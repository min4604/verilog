==> flow/design.v <==
module Ring_counter_18bits(
	input clk,				 
	input res,				 
	input sw,				 
	output reg [17:0] OUT	 
);
always @(posedge clk) begin
	if(res ==1'b0)
		OUT=17'b00000000000000001;	 
	else if(sw==1'b1)
		OUT={OUT[16:0],OUT[17]};	 
	else
		OUT={OUT[0],OUT[17:1]};		 
end
endmodule
# --- Reports on Ring_counter_18bits ---
# What the tools print for Ring_counter_18bits, step after step.
# Lines are those of the file above, counted from 1.
# Operators carry their Yosys type and port widths (W data, S select, Z words).
# Cell names lack the library's common part.
setup:
  top: "Ring_counter_18bits"
  clk_port: "clk"
  cell_library: "sky130hd"
  lib_corner: "tt_025C_1v80"

# --- Word level ---
# Source: Yosys, flattened and elaborated, memories not mapped. Widths are those after wreduce; folded enables and synchronous resets count as part of the registers. Registers that Yosys merges into a memory's read port (data or address) are not register bits. Print and check cells do not count. Equal cells are merged and count once.
bits:
  register_bits: 18
  output_inout_bits: 18
  word_cells: 2
classes:
  mux: 1
op_table:
  columns: ["operator", "n"]
  rows:
  - ["$mux W18", 1]

# --- Logic depth ---
# Yosys ltp: most cells in a row. Word level: on the elaborated netlist, between registers, memories and ports. Mapped: between sequential cells and ports; inverters and the memories' decode and read muxes count.
depth:
  ltp_word: 1
  ABC_AREA: 0
  ltp_mapped: 4
  ltp_nobuf: 2

# --- Synthesis result ---
# The flow's flattened synthesis, as Yosys stat reports it; memories are mapped. The netlist is that of the ABC_AREA named above (0 if unset); the other value can give another one.
by_type:
  columns: ["cell", "n", "area_total_um2"]
  rows:
  - ["dfxtp_1", 18, 360.346]
  - ["mux2i_1", 18, 180.173]
  - ["nor2b_1", 17, 106.352]
  - ["buf_12", 1, 20.019]
  - ["buf_6", 1, 11.261]
  - ["clkbuf_1", 1, 3.754]
  - ["nand2_1", 1, 3.754]
mapped:
  mapped_cells: 57
  mapped_area_um2: 685.7
  sequential_area_um2: 360.3
  flip_flops: 18

# --- Path before layout ---
# OpenSTA on the mapped netlist: ideal clock, no wires. The path of least setup slack (recovery checks aside). Input and output delay are each 20% of the period. Register names are those of the netlist, which keeps one name where synthesis merged equal registers.
synth_path:
  kind: "input to register"
  start: "input port sw"
  end: "register OUT[0]"
  clock_period_ps: 1130
  input_delay_ps: 226
  setup_time_ps: 124
  launch_ps: 226
  arrival_ps: 720
  path_slack_ps: 286
  delay_ps: 618
  stages: 4
  path_buffers: 2
  synth_period_reached_ps: 844
# "delay_ps" is the arrival time less input delay plus setup time.
# "stages" counts driving pins, that of a launching flip-flop among them; a cell with two outputs on the path counts twice.
# "synth_period_reached_ps" = period - worst setup slack (recovery checks aside). The figure is calculated, with input and output delays left at 20% of the set period.
# The rows between start and end are the longest chain of elaborated cells between them; the timing report does not say that the signal goes this way. Where chains are equally long, one stands for them.
# A line is the first line of the expression or statement that the cell stems from. Yosys adds cells for indexed reads and writes and turns some case tables into memories.
# At most two assigning lines are given for a register; there are more.
synth_via:
  path_cell_list: "buf_6 -> buf_12 -> mux2i_1 -> nand2_1"
  elab_chain_cells: 1
synth_lines:
  columns: ["item", "line", "source"]
  rows:
  - ["start, declared", 4, "input sw,"]
  - ["$mux W18", 10, "else if(sw==1'b1)"]
  - ["end, assigned", 11, "OUT={OUT[16:0],OUT[17]};"]
  - ["end, assigned", 13, "OUT={OUT[0],OUT[17:1]};"]
  - ["end, declared", 5, "output reg [17:0] OUT"]

# --- Timing after layout ---
# Path of least setup slack in the final report of run A (OpenROAD, finished layout, wires in). Where an end is a register, its clock arrival counts in the times.
# The path's times are printed in steps of 10 ps; the period is the one set.
layout_path:
  kind: "register to output"
  start: "register OUT[13]"
  end: "output port OUT[13]"
  clock_period_ps: 1340
  out_delay_ps: 270
  launch_ps: 280
  arrival_ps: 930
  path_slack_ps: 140
  stages: 2
  path_buffers: 1
# At most two assigning lines are given for a register; there are more.
layout_via:
  path_cell_list: "dfxtp_1 -> dlygate4sd2_1"
  elab_chain_cells: 0
layout_lines:
  columns: ["item", "line", "source"]
  rows:
  - ["start, declared", 5, "output reg [17:0] OUT"]
  - ["start, assigned", 11, "OUT={OUT[16:0],OUT[17]};"]
  - ["start, assigned", 13, "OUT={OUT[0],OUT[17:1]};"]
  - ["end, declared", 5, null]

# Measured data: module Ring_counter_18bits, platform sky130hd, 2 stored runs of the flow under differing settings, order arbitrary. Input and output delays are each 20% of the period that was set; the output load is 0.01 pF.
# "timing.achieved_period_ps" means the clock period less the worst setup slack. The figure is calculated, with input and output delays left at 20% of the set period.
# "timing.worst_path_ps": the worst setup path's part of the clock period (all of it between registers, 20% less for each end at a port) less its slack. A launch clock that arrives late makes it longer, a capture clock that arrives late makes it shorter.
# "fin_power_uw" rests on the timing tool's default activity at the inputs, not on a simulated workload.
# "timing.worst_path_ps" is given in steps of 10 ps.
runs:
  - name: "run A"
    settings:
      period_ns: 1.34
      CORE_UTILIZATION: 32
      SETUP_SLACK_MARGIN: -0.06
      PLACE_DENSITY_LB_ADDON: 0.1
      HOLD_SLACK_MARGIN: 0.02
      GPL_TIMING_DRIVEN: 1
      MIN_ROUTING_LAYER: "met2"
      CAP_MARGIN: 20
      CORE_MARGIN: 2
      SLEW_MARGIN: 20
    results:
      synthArea_um2: 685.7
      total_die_area_um2: 2529.1
      finalCellArea_um2: 924.6
      final_util_pct: 46.7
      final_setup_ws_ps: 137
      total_negative_slack_ps: 0
      ws_hold_ps: 521
      fin_power_uw: 883.2
      timing.achieved_period_ps: 1203
      timing.worst_path_ps: 930
      path_kind: "register to output"
  - name: "run B"
    settings:
      period_ns: 1.53
      CORE_UTILIZATION: 58
      SETUP_SLACK_MARGIN: -0.11
      PLACE_DENSITY_LB_ADDON: 0.18
      CELL_PAD_IN_SITES_GLOBAL_PLACEMENT: 1
      TNS_END_PERCENT: 65
      ABC_AREA: 0
      SLEW_MARGIN: 10
      CAP_MARGIN: 20
      CORE_MARGIN: 2
    outcome: "no results, placement failed with FLW-0024"
